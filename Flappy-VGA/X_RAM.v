==> flow/design.v <==
`timescale 1ns / 1ps
module X_RAM_NOREAD(clk,reset,Start, Stop, Ack, out_pipe, out_coin,
	X_Edge_OO_L,
	X_Edge_O1_L,
	X_Edge_O2_L,
	X_Edge_O3_L,
	X_Edge_O4_L,
	X_Edge_OO_R,
	X_Edge_O1_R,
	X_Edge_O2_R,
	X_Edge_O3_R,
	X_Edge_O4_R,
	X_Coin_OO_L,
	X_Coin_O1_L,
	X_Coin_O2_L,
	X_Coin_O3_L,
	X_Coin_O4_L,
	X_Coin_OO_R,
	X_Coin_O1_R,
	X_Coin_O2_R,
	X_Coin_O3_R,
	X_Coin_O4_R,
	shift_Coin,
	Q_Initial,
	Q_Count,
	Q_Stop);
 input clk,reset;
 input Start, Stop, Ack;
 output [9:0] X_Edge_OO_L;
 output [9:0] X_Edge_O1_L;
 output [9:0] X_Edge_O2_L;
 output [9:0] X_Edge_O3_L;
 output [9:0] X_Edge_O4_L;
 output [9:0] X_Edge_OO_R;
 output [9:0] X_Edge_O1_R;
 output [9:0] X_Edge_O2_R;
 output [9:0] X_Edge_O3_R;
 output [9:0] X_Edge_O4_R;
 output [9:0] X_Coin_OO_L;
 output [9:0] X_Coin_O1_L;
 output [9:0] X_Coin_O2_L;
 output [9:0] X_Coin_O3_L;
 output [9:0] X_Coin_O4_L;
 output [9:0] X_Coin_OO_R;
 output [9:0] X_Coin_O1_R;
 output [9:0] X_Coin_O2_R;
 output [9:0] X_Coin_O3_R;
 output [9:0] X_Coin_O4_R;
 output [1:0] shift_Coin;
 output	[2:0] out_pipe;
 output  [2:0] out_coin;
 output 	Q_Initial, Q_Count, Q_Stop;
 reg [9:0] array_X_Left [4:0];  
 reg [9:0] array_X_Right [4:0];  
 reg [9:0] array_X_Coin_Left [4:0];  
 reg [9:0] array_X_Coin_Right [4:0];  
 reg [2:0] out_pipe;
 reg [2:0] out_coin;
 reg shift_Coin;
 reg[2:0] state;
 parameter PIPE_WIDTH = 160;
 parameter COIN_WIDTH = 20;
 parameter INTERVAL = 160;
 localparam
			QInitial = 3'b001,
			QCount	= 3'b010,
			QStop = 3'b100,
			UNK		= 3'bXXX;
	assign {Q_Stop, Q_Count,
			Q_Initial } = state;
	parameter X0_init = 0;
	parameter X1_init = INTERVAL;
	parameter X2_init = 2*INTERVAL;
	parameter X3_init = 3*INTERVAL;
	parameter X4_init = 4*INTERVAL;
	parameter X0_init_2 = PIPE_WIDTH;
	parameter X1_init_2 = PIPE_WIDTH + INTERVAL;
	parameter X2_init_2 = PIPE_WIDTH + 2*INTERVAL;
	parameter X3_init_2 = PIPE_WIDTH + 3*INTERVAL;
	parameter X4_init_2 = PIPE_WIDTH + 4*INTERVAL;
	parameter X0_init_coin = 0 + 70;
	parameter X1_init_coin = INTERVAL + 70;
	parameter X2_init_coin = 2*INTERVAL + 70;
	parameter X3_init_coin = 3*INTERVAL + 70;
	parameter X4_init_coin = 4*INTERVAL + 70;
	parameter X0_init_coin_2 = X0_init_coin + COIN_WIDTH;
	parameter X1_init_coin_2 = X1_init_coin + COIN_WIDTH;
	parameter X2_init_coin_2 = X2_init_coin + COIN_WIDTH;
	parameter X3_init_coin_2 = X3_init_coin + COIN_WIDTH;
	parameter X4_init_coin_2 = X4_init_coin + COIN_WIDTH;
	reg [2:0] out_temp_1;
	reg [2:0] out_temp_2;
	reg [2:0] out_temp_3;
	reg [2:0] out_temp_4;
	reg [2:0] out_coin_1;
	reg [2:0] out_coin_2;
	reg [2:0] out_coin_3;
	reg [2:0] out_coin_4;
integer i;
 always @ (posedge clk, posedge reset)
	begin  : X_RAM_logic
		if(reset)
		begin
			state <= QInitial;
		end
		else
		begin
			case(state)	 
				QInitial:
				begin
						array_X_Left[0] <= X0_init;
						array_X_Left[1] <= X1_init;
						array_X_Left[2] <= X2_init;
						array_X_Left[3] <= X3_init;
						array_X_Left[4] <= X4_init;
						array_X_Right[0] <= X0_init_2;
						array_X_Right[1] <= X1_init_2;
						array_X_Right[2] <= X2_init_2;
						array_X_Right[3] <= X3_init_2;
						array_X_Right[4] <= X4_init_2;
						array_X_Coin_Left[0] <= X0_init_coin;
						array_X_Coin_Left[1] <= X1_init_coin;
						array_X_Coin_Left[2] <= X2_init_coin;
						array_X_Coin_Left[3] <= X3_init_coin;
						array_X_Coin_Left[4] <= X4_init_coin;
						array_X_Coin_Right[0] <= X0_init_coin_2;
						array_X_Coin_Right[1] <= X1_init_coin_2;
						array_X_Coin_Right[2] <= X2_init_coin_2;
						array_X_Coin_Right[3] <= X3_init_coin_2;
						array_X_Coin_Right[4] <= X4_init_coin_2;
						out_pipe <= 2;  
						out_temp_1 <= 3;
						out_temp_2 <= 4;
						out_temp_3 <= 0;
						out_temp_4 <= 1;
						out_coin <= 2;  
						out_coin_1 <= 3;
						out_coin_2 <= 4;
						out_coin_3 <= 0;
						out_coin_4 <= 1;
					if(Start)  
						state <= QCount;
				end	
				QCount:
				begin
					if(Stop)
					begin
						state <= QStop;
					end
						for(i = 0; i < 5; i = i + 1)  
						begin
							array_X_Left[i] <= array_X_Left[i]-10'd1;
							array_X_Right[i] <= array_X_Right[i]-10'd1;
							array_X_Coin_Left[i] <= array_X_Coin_Left[i]-10'd1;
							array_X_Coin_Right[i] <= array_X_Coin_Right[i]-10'd1;
							if(array_X_Left[i] == 0)
							begin
								array_X_Left[i] <= 0;
							end
							if(array_X_Right[i] == 0)
							begin
								array_X_Left[i] <= 10'd640;
								array_X_Right[i] <= 10'd640 + PIPE_WIDTH;
							end
							if(array_X_Coin_Left[i] == 0)
							begin
								array_X_Coin_Left[i] <= 0;
							end
							if(array_X_Coin_Right[i] == 0)
							begin
								array_X_Coin_Left[i] <= 10'd640 + PIPE_WIDTH - COIN_WIDTH;
								array_X_Coin_Right[i] <= 10'd640 + PIPE_WIDTH;
							end
						end
						if(array_X_Right[out_pipe] < 230)  
						begin  
							out_pipe <= out_pipe + 1;
							if(out_pipe == 4)
								out_pipe <= 0;
							out_temp_1 <= out_temp_1 + 1;
							if(out_temp_1 == 4)
								out_temp_1 <= 0;
							out_temp_2 <= out_temp_2 + 1;
							if(out_temp_2 == 4)
								out_temp_2 <= 0;
							out_temp_3 <= out_temp_3 + 1;
							if(out_temp_3 == 4)
								out_temp_3 <= 0;
							out_temp_4 <= out_temp_4 + 1;
							if(out_temp_4 == 4)
								out_temp_4 <= 0;	
						end
						if(array_X_Coin_Right[out_coin] < 230)  
						begin  
							out_coin <= out_coin + 1;
							if(out_coin == 4)
								out_coin <= 0;
							out_coin_1 <= out_coin_1 + 1;
							if(out_coin_1 == 4)
								out_coin_1 <= 0;
							out_coin_2 <= out_coin_2 + 1;
							if(out_coin_2 == 4)
								out_coin_2 <= 0;
							out_coin_3 <= out_coin_3 + 1;
							if(out_coin_3 == 4)
								out_coin_3 <= 0;
							out_coin_4 <= out_coin_4 + 1;
							if(out_coin_4 == 4)
								out_coin_4 <= 0;
						end
						if(array_X_Coin_Right[out_coin] == 230)
							shift_Coin <= 1;
						else shift_Coin <= 0;
				end  
				QStop:
				begin
					if(Ack)
						state <= QInitial;
				end
				default:
					state <= UNK;
			endcase
		end
	end
 assign X_Edge_OO_L = array_X_Left[out_pipe];
 assign X_Edge_O1_L = array_X_Left[out_temp_1];
 assign X_Edge_O2_L = array_X_Left[out_temp_2];
 assign X_Edge_O3_L = array_X_Left[out_temp_3];
 assign X_Edge_O4_L = array_X_Left[out_temp_4];
 assign X_Edge_OO_R = array_X_Right[out_pipe];
 assign X_Edge_O1_R = array_X_Right[out_temp_1];
 assign X_Edge_O2_R = array_X_Right[out_temp_2];
 assign X_Edge_O3_R = array_X_Right[out_temp_3];
 assign X_Edge_O4_R = array_X_Right[out_temp_4];
 assign X_Coin_OO_L = array_X_Coin_Left[out_coin];
 assign X_Coin_O1_L = array_X_Coin_Left[out_coin_1];
 assign X_Coin_O2_L = array_X_Coin_Left[out_coin_2];
 assign X_Coin_O3_L = array_X_Coin_Left[out_coin_3];
 assign X_Coin_O4_L = array_X_Coin_Left[out_coin_4];
 assign X_Coin_OO_R = array_X_Coin_Right[out_coin];
 assign X_Coin_O1_R = array_X_Coin_Right[out_coin_1];
 assign X_Coin_O2_R = array_X_Coin_Right[out_coin_2];
 assign X_Coin_O3_R = array_X_Coin_Right[out_coin_3];
 assign X_Coin_O4_R = array_X_Coin_Right[out_coin_4];
endmodule
Tool chain data of X_RAM_NOREAD
Tool output for the design above, in the order of the flow.
Lines are those of the file above, counted from 1.
Operators: Yosys type, input widths -> output width; for muxes data width and select width s.
Library cell names are shortened.
The mark n/a stands for no value.

set-up
  top = X_RAM_NOREAD
  clock port = clk
  library = sky130hd
  library corner = tt_025C_1v80

Word-level counts
Counts by Yosys on the flattened word-level netlist (proc, flatten, opt, wreduce). Print and check cells are left out. Cells with the same type and inputs are merged into one.

cells by class
  equality and inequality tests = 49
  bitwise operators = 1
  reductions and logical operators = 36
  mux-type cells = 107
  $add $sub $neg = 30
  $lt $le $gt $ge = 2

operator list
  kind                   number
  $pmux 10 s5            20
  $pmux 10 s2            20
  $mux 10                32
  $sub 10x1->10 const B  20
  $logic_not 10->1       20
  $mux 3                 23
  $eq 3x2->1 const B     21
  $pmux 3 s2             10
  $eq 3x1->1 const B     11
  $eq 3x3->1 const B     11
  $add 3x1->3 const B    10
  $logic_not 3->1        10
  $lt 10x8->1 const B    2
  $eq 10x8->1 const B    1
  $ne 2x2->1 const B     5
  $reduce_and 3->1       3
  $pmux 3 s3             1
  $reduce_and 2->1       2
  $reduce_bool 2->1      1
  $not 1->1              1
  $mux 1                 1

storage and ports
  bits of input ports = 5
  cells after elaboration = 257
  output and inout port bits = 211
  register bits = 235

Depth
Depth = most cells in a row (Yosys ltp): at word level without a register or memory, in the mapped netlist without a sequential cell, where the memories' decode and read muxes count.

logic depth
  word-level depth = 6
  ABC_AREA = 0
  gate-level depth with buffers = 10
  depth with buffers taken out = 7

After synthesis
Yosys stat after the flow's synthesis: flattened, memories mapped to cells. It holds for the ABC_AREA given above (unset counts as 0); a run with the other value may have another netlist.

synthesis totals
  flip-flop cells = 234
  standard cells after synthesis = 2306
  buffer cells = 342
  chip area (Yosys) = 19273.5 um2
  sequential part of the area = 7013.0 um2

cell types
  cell type  number  area in all (um2)
  edfxtp_1   231     6.94E+03
  a22oi_1    376     2.82E+03
  nor2_1     332     1.25E+03
  a31oi_1    188     1.18E+03
  clkbuf_1   297     1.11E+03
  ha_1       74      925.888
  xnor2_1    80      700.672
  o21ai_0    77      385.37
  xor2_1     44      385.37
  nor3_1     75      375.36
  inv_1      88      330.317
  nand2_1    86      322.81
  a21oi_1    44      220.211
  or4_1      25      187.68
  nor2b_1    22      137.632
  nor4_1     21      131.376
  buf_1      33      123.869
  nand3_1    19      95.091

Not listed: further types 56, cells in them 194.

Timing after synthesis
OpenSTA on the mapped netlist: ideal clock, no wires. The path of least setup slack (recovery checks aside). Input and output delay are each 20% of the period. Register names are those of the netlist, which keeps one name where synthesis merged equal registers.

timing path post-synthesis
  path type = input -> register
  start point = input reset
  end point = register array_X_Coin_Left[0][0]
  arrival time = 5.619 ns
  period = 7.55 ns
  slack = 1.380 ns
  required time = 6.999 ns
  stages = 3
  external input delay = 1.510 ns
  library setup time = 0.551 ns
  delay of the path = 4.660 ns
  launch time at the first pin = 1.510 ns
  path buffers = 0
  synthesis period reached = 6.17 ns

"delay of the path" is the arrival time less input delay plus setup time.
"stages" counts driving pins, that of a launching flip-flop among them; a cell with two outputs on the path counts twice.
"synthesis period reached" = period - worst setup slack (recovery checks aside). The figure is calculated, with input and output delays left at 20% of the set period.
The rows between start and end are the longest chain of elaborated cells between them; the timing report does not say that the signal goes this way. Where chains are equally long, one stands for them.
Each line given opens the expression or statement behind the cell; cells for indexed reads and writes are added by Yosys, which also makes memories of some case tables.
A register here has more assigning lines than the two given.

between the ends, post-synthesis
  cells stage by stage = inv_1 -> nand3_1 -> inv_1
  cells in the longest elaborated chain = 2
  elaborated cells between the ends (all ways) = 2
  source lines of those cells = 0
  classes of those cells = logic: 1; reduce/logical: 1

ends and longest elaborated chain, post-synthesis
  what              RTL line  text
  start, declared   27        input clk,reset;
  $not 1->1         n/a
  $reduce_and 2->1  n/a
  end, assigned     121       array_X_Coin_Left[0] <= X0_init_coin;
  end, assigned     154       array_X_Coin_Left[i] <= array_X_Coin_Left[i]-10'd1;
  end, declared     55        reg [9:0] array_X_Coin_Left [4:0];

Worst path after layout
Path of least setup slack in the final report of entry A (OpenROAD, finished layout, wires in). Where an end is a register, its clock arrival counts in the times.

timing path post-layout
  path type = register -> output
  start point = register out_coin_1[0]
  end point = output X_Coin_O1_R[4]
  arrival time = 3.93 ns
  required time = 5.50 ns
  output delay = 1.38 ns
  path buffers = 2
  period = 6.88 ns
  slack = 1.57 ns
  launch time at the first pin = 0.54 ns
  stages = 9

The rows between start and end are the longest chain of elaborated cells between them; the timing report does not say that the signal goes this way. Where chains are equally long, one stands for them.
A register here has more assigning lines than the two given.

between the ends, post-layout
  cells stage by stage = edfxtp_1 -> inv_1 -> ha_1 -> and2_1 -> or4_1 -> buf_4 -> nor2_1 -> a31oi_1 -> clkdlybuf4s50_1
  cells in the longest elaborated chain = 2
  elaborated cells between the ends (all ways) = 6
  classes of those cells = eq/ne: 4; mux: 1; reduce/logical: 1

ends and longest elaborated chain, post-layout
  what             RTL line  text
  start, declared  95        reg [2:0] out_coin_1;
  start, assigned  137       out_coin_1 <= 3;
  start, assigned  198       out_coin_1 <= out_coin_1 + 1;
  $eq 3x3->1       241       assign X_Coin_O1_R = array_X_Coin_Right[out_coin_1];
  $pmux 10 s5      241
  end, declared    45        output [9:0] X_Coin_O1_R;

Measured data: module X_RAM_NOREAD, platform sky130hd, 2 stored runs of the flow under differing settings, order arbitrary. Input and output delays are each 20% of the period that was set; the output load is 0.01 pF.
"achieved clock period (ns)" = clock period - worst setup slack. The figure is calculated, with input and output delays left at 20% of the set period.
By "worst setup path time (ns)" is meant the share of the clock period that the worst setup path is allowed (20% is reserved at inputs, 20% at outputs), minus its slack. Clock arrival times at its registers enter into it.
"finish__power__total" rests on the timing tool's default activity at the inputs, not on a simulated workload.

settings of entry A
{
  "period_ns": 6.88,
  "CORE_UTILIZATION": 65,
  "CAP_MARGIN": 20,
  "CORE_MARGIN": 2,
  "SLEW_MARGIN": 20
}
report of entry A
yosys chip area after synthesis (um^2): 19273.5
finish__design__die__area: 31044.7
finish__design__instance__area__stdcell: 21840.9
finish__design__instance__utilization: 0.7428
finish__timing__setup__ws: 1.573
finish__timing__setup__tns: 0.000
finish__timing__hold__ws: 0.605
finish__power__total: 1.375e-02
achieved clock period (ns): 5.307
worst setup path time (ns): 3.93
worst setup path kind: register -> output

settings of entry B
{
  "period_ns": 7.96,
  "CORE_UTILIZATION": 71,
  "SETUP_SLACK_MARGIN": 2.0,
  "PLACE_DENSITY": 0.47,
  "TNS_END_PERCENT": 35,
  "CTS_CLUSTER_SIZE": 29,
  "SLEW_MARGIN": 25,
  "CAP_MARGIN": 20,
  "CORE_MARGIN": 2
}
report of entry B
yosys chip area after synthesis (um^2): 19273.5
finish__design__die__area: 28479.9
finish__design__instance__area__stdcell: 21720.8
finish__design__instance__utilization: 0.8105
finish__timing__setup__ws: 2.366
finish__timing__setup__tns: 0.000
finish__timing__hold__ws: 0.618
finish__power__total: 1.200e-02
achieved clock period (ns): 5.594
worst setup path time (ns): 4.00
worst setup path kind: register -> output
