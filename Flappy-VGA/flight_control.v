==> flow/design.v <==
`timescale 1ns / 1ps
module flight_control(Clk, reset, Start, Ack, Stop, BtnU, BtnD, Bird_X_L, Bird_X_R, Bird_Y_T, Bird_Y_B,
   q_Initial, q_Flight, q_Stop, PositiveSpeed, NegativeSpeed );
input 	Clk, reset, Start, Ack, Stop;
input 	BtnU, BtnD;
output [9:0] Bird_X_L;
output [9:0] Bird_X_R;
output [9:0] Bird_Y_T;
output [9:0] Bird_Y_B;
output [9:0] PositiveSpeed;
output [9:0] NegativeSpeed;
output q_Initial, q_Flight, q_Stop;
reg [2:0] state;
assign {q_Stop, q_Flight, q_Initial} = state;
reg [9:0] PositiveSpeed;
reg[9:0] pos_temp;
reg [9:0] NegativeSpeed;
reg [9:0] Bird_X_L;
reg [9:0] Bird_X_R;
reg [9:0] Bird_Y_T;
reg [9:0] Bird_Y_B;
localparam
			QInitial = 3'b001,
			QFlight	= 3'b010,
			QStop 	= 3'b100,
			UNK		= 3'bXXX;
reg j;
parameter step = 4;
parameter MIN_BIRD_Y = step;
parameter MAX_BIRD_Y = 767 - 128;
always @ (posedge Clk, posedge reset)
begin	
	if(reset)
	begin
		state <= QInitial;
	end
	else
	begin
		case(state)
			QInitial:
			begin
				if(Start)  
					state <= QFlight;
				PositiveSpeed <= 10'd0;
				NegativeSpeed <= 10'd0;
				Bird_X_L <= 10'd230;  
				Bird_X_R <= Bird_X_L+55;  
				Bird_Y_T <= 10'd220; 
				Bird_Y_B <= Bird_Y_T+20;  
			end	
			QFlight:
			begin
				if(Stop)
					state <= QStop;
				else 
				begin
					j <= 0;
					if (BtnU & Bird_Y_T > MIN_BIRD_Y)
						begin
						Bird_Y_T <= Bird_Y_T - step;
						Bird_Y_B <= Bird_Y_B - step;
						end
					else if (BtnD & Bird_Y_B < MAX_BIRD_Y)
						begin
						Bird_Y_T <= Bird_Y_T + step;
						Bird_Y_B <= Bird_Y_B + step;
						end
				end
			end	
			QStop:
			begin
				if(Ack)
					state <= QInitial;
			end
			default:
				state <= UNK;
		endcase
	end
end
endmodule
## Tool chain data of flight_control

Tool output for the design above, in the order of the flow.
Line numbers count from 1 in the design file above.
Library cell names are shortened.
A cell with - has no value.

| design | value |
|---|---|
| top | flight_control |
| clock | Clk |
| cell library | sky130hd |
| timing corner | tt_025C_1v80 |

## Word-level counts

Yosys after proc, flatten, opt, wreduce and memory -nomap, before mapping. Memory bits, and registers merged into a memory's read port (data or address), are not among the register bits. Print and check cells are not counted. Equal cells are merged and count once.

| storage and ports | value |
|---|---|
| input port bits | 7 |
| bits in registers | 23 |
| word-level cells | 36 |

| cells by class | value |
|---|---|
| bitwise gates (word level) | 3 |
| reductions and logical operators | 3 |
| muxes and demuxes | 12 |
| $lt $le $gt $ge | 2 |
| $add $sub $neg | 5 |
| equality and inequality tests | 8 |

Operator list:

| cell | count |
|---|---|
| two-way mux 10 bit | 6 |
| parallel mux 10 bit (select 2 bit) | 2 |
| adder 10 x 3 -> 10 bit (second input constant) | 2 |
| subtractor 10 x 3 -> 10 bit (second input constant) | 2 |
| less-than comparator 10 bit (second input constant) | 1 |
| > comparator 10 x 3 -> 1 bit (second input constant) | 1 |
| adder 10 x 5 -> 10 bit (second input constant) | 1 |
| parallel mux 3 bit (select 3 bit) | 1 |
| two-way mux 3 bit | 3 |
| inequality test 2 bit (second input constant) | 4 |
| AND reduction 4 bit | 1 |
| equality test 3 x 1 -> 1 bit (second input constant) | 1 |
| equality test 3 x 2 -> 1 bit (second input constant) | 1 |
| equality test 3 bit (second input constant) | 1 |
| inequality test 3 bit (second input constant) | 1 |
| AND reduction 3 bit | 1 |
| AND 1 bit | 2 |
| nonzero test 2 bit | 1 |
| inverter 1 bit | 1 |

## Depth

Yosys ltp: most cells in a row. Word level: on the elaborated netlist, between registers, memories and ports. Mapped: between sequential cells and ports; inverters and the memories' decode and read muxes count.

| logic depth | value |
|---|---|
| depth after elaboration | 6 |
| ABC_AREA | 0 |
| gate-level depth with buffers | 11 |

## Synthesis result

The flow's flattened synthesis, as Yosys stat reports it; memories are mapped. The netlist is that of the ABC_AREA named above (0 if unset); the other value can give another one.
Totals and module areas in this step are rounded.

| synthesis totals | value |
|---|---|
| flip-flop cells | 19 |
| buffer cells | 53 |
| sequential area | 557 um^2 |
| chip area (Yosys) | 1800 um^2 |
| standard cells after synthesis | 198 |

Cell types:

| type | count | area in all (um^2) |
|---|---|---|
| edfxtp_1 | 16 | 480.461 |
| buf_4 | 44 | 330.317 |
| ha_1 | 10 | 125.12 |
| xnor2_1 | 9 | 78.826 |
| xor2_1 | 7 | 61.309 |
| nand2_1 | 16 | 60.058 |
| nor2_1 | 16 | 60.058 |
| dfrtp_1 | 2 | 50.048 |
| a21oi_1 | 9 | 45.043 |
| o21ai_0 | 9 | 45.043 |
| a21o_1 | 4 | 30.029 |
| o41ai_4 | 1 | 27.526 |
| dfstp_2 | 1 | 26.275 |
| nor3_1 | 5 | 25.024 |
| buf_6 | 2 | 22.522 |
| clkbuf_1 | 6 | 22.522 |
| fa_1 | 1 | 20.019 |
| mux2i_1 | 2 | 20.019 |

Not listed: further types 26, cells in them 38.

## Timing after synthesis

Source: OpenSTA report_checks on the synthesized netlist (no wires, ideal clock, input and output delay 20% of the period each), path of least setup slack; recovery checks are left aside. Register names are those of the netlist, which keeps one name where synthesis merged equal registers.

| timing post-synthesis | value |
|---|---|
| path type | flip-flop to flip-flop |
| from | register Bird_Y_T[5] |
| to | register Bird_Y_B[9] |
| buffers on the path | 1 |
| setup time | 0.263 ns |
| period | 7.01 ns |
| stages | 11 |
| data required time | 6.747 ns |
| arrival | 2.894 ns |
| path slack | 3.852 ns |
| path delay | 3.157 ns |
| period reached after synthesis | 3.158 ns |

"path delay" = arrival - input delay + setup time.
"stages" counts driving pins, that of a launching flip-flop among them; a cell with two outputs on the path counts twice.
"period reached after synthesis" = period - worst setup slack (recovery checks aside). The figure is calculated, with input and output delays left at 20% of the set period.
The rows between start and end are the longest chain of elaborated cells between them; the timing report does not say that the signal goes this way. Where chains are equally long, one stands for them.
Each line given opens the expression or statement behind the cell; cells for indexed reads and writes are added by Yosys, which also makes memories of some case tables.
A register here has more assigning lines than the two given.
The path ends at the data pin of a flip-flop with enable; ways to the enable are not counted.

| on the way, post-synthesis | value |
|---|---|
| cells stage by stage | edfxtp_1 -> buf_6 -> or4_4 -> o41ai_4 -> inv_4 -> ha_1 -> a21o_1 -> a31o_2 -> a21oi_1 -> xnor2_1 -> o21ai_2 |
| cells in the longest elaborated chain | 5 |
| elaborated cells on any way between the ends | 6 |
| those cells by class | 1 x add/sub; 1 x compare; 3 x mux; 1 x logic |

RTL lines, path post-synthesis:

| what | line | text |
|---|---|---|
| start: declaration | 8 | `output [9:0] Bird_Y_T;` |
| start: assignment | 60 | `Bird_Y_T <= Bird_Y_T - step;` |
| start: assignment | 65 | `Bird_Y_T <= Bird_Y_T + step;` |
| > comparator 10 x 3 -> 1 bit | 58 | `if (BtnU & Bird_Y_T > MIN_BIRD_Y)` |
| AND 1 bit | 58 |  |
| two-way mux 10 bit | 58 |  |
| two-way mux 10 bit | 53 | `if(Stop)` |
| parallel mux 10 bit (select 2 bit) | 39 | `case(state)` |
| end: assignment | 49 | `Bird_Y_B <= Bird_Y_T+20;` |
| end: assignment | 61 | `Bird_Y_B <= Bird_Y_B - step;` |
| end: declaration | 9 | `output [9:0] Bird_Y_B;` |

## Path in the finished layout

From the final timing report of record 1: the path of least setup slack in the routed layout; clock arrival at registers is part of the times.

| timing post-layout | value |
|---|---|
| path type | flip-flop to flip-flop |
| from | register Bird_Y_T[5] |
| to | register Bird_Y_B[9] |
| path slack | 2.35 ns |
| data required time | 5.81 ns |
| buffers on the path | 0 |
| setup time | 0.24 ns |
| period | 5.8 ns |
| stages | 10 |
| arrival | 3.46 ns |

The rows between start and end are the longest chain of elaborated cells between them; the timing report does not say that the signal goes this way. Where chains are equally long, one stands for them.
A register here has more assigning lines than the two given.
The path ends at the data pin of a flip-flop with enable; ways to the enable are not counted.

| on the way, post-layout | value |
|---|---|
| cells stage by stage | edfxtp_1 -> or4_4 -> o41ai_4 -> inv_4 -> ha_1 -> a21o_1 -> a31o_2 -> a21oi_1 -> xnor2_1 -> o21ai_2 |
| cells in the longest elaborated chain | 5 |
| elaborated cells on any way between the ends | 6 |
| those cells by class | 1 x add/sub; 1 x compare; 3 x mux; 1 x logic |

RTL lines, path post-layout:

| what | line | text |
|---|---|---|
| start: declaration | 8 | `output [9:0] Bird_Y_T;` |
| start: assignment | 60 | `Bird_Y_T <= Bird_Y_T - step;` |
| start: assignment | 65 | `Bird_Y_T <= Bird_Y_T + step;` |
| > comparator 10 x 3 -> 1 bit | 58 | `if (BtnU & Bird_Y_T > MIN_BIRD_Y)` |
| AND 1 bit | 58 |  |
| two-way mux 10 bit | 58 |  |
| two-way mux 10 bit | 53 | `if(Stop)` |
| parallel mux 10 bit (select 2 bit) | 39 | `case(state)` |
| end: assignment | 49 | `Bird_Y_B <= Bird_Y_T+20;` |
| end: assignment | 61 | `Bird_Y_B <= Bird_Y_B - step;` |
| end: declaration | 9 | `output [9:0] Bird_Y_B;` |

FLOW RESULTS
============

2 stored runs of flight_control in the flow (synthesis by Yosys, layout by OpenROAD, sky130hd cells), in arbitrary order. Constraints: input delay and output delay 20% of the set period each, output load 0.01 pF.
By "clock period reached" is meant the clock period of the run minus its worst setup slack. This is arithmetic on one report: input and output delays are still those of the set period (20% each).
"time used up by the worst setup path" means the part of the period allowed to the worst setup path (the constraints hold back 20% at inputs and 20% at outputs) less its slack; where the path has registers, the arrival times of their clocks count too.
"power consumption" is the tool's figure for a default switching activity; nothing was simulated.
The measured numbers are rounded.
Among the settings, . means not set for that run.

| run | period_ns | CORE_UTILIZATION | PLACE_DENSITY_LB_ADDON | CELL_PAD_IN_SITES_DETAIL_PLACEMENT | TNS_END_PERCENT | ABC_AREA | CTS_CLUSTER_DIAMETER | SLEW_MARGIN | CAP_MARGIN | CORE_MARGIN | SETUP_SLACK_MARGIN | CORE_ASPECT_RATIO | MIN_ROUTING_LAYER | netlist area reported by Yosys (um^2) | power consumption (mW) | time used up by the worst setup path (ns) | worst setup path kind | standard-cell area of the final layout (um^2) | post-layout utilization (%) | die area (um^2) | lowest setup slack (ns) | clock period reached (ns) | total negative slack on setup checks (ns) | worst hold slack after layout (ns) |
|---|---|---|---|---|---|---|---|---|---|---|---|---|---|---|---|---|---|---|---|---|---|---|---|---|
| record 1 | 5.8 | 31 | 0.15 | 0 | 15 | 0 | 102 | 40 | 20 | 2 | . | . | . | 1800 | 0.648 | 3.45 | flip-flop to flip-flop | 1980 | 35.7 | 6430 | 2.35 | 3.445 | 0.000 | 0.553 |
| record 2 | 6.19 | 16 | . | 0 | 70 | . | . | 30 | 20 | 2 | 0.82 | 1.26 | met2 | 1800 | 0.666 | 3.49 | flip-flop to flip-flop | 2090 | 19.0 | 12100 | 2.70 | 3.486 | 0.000 | 0.565 |
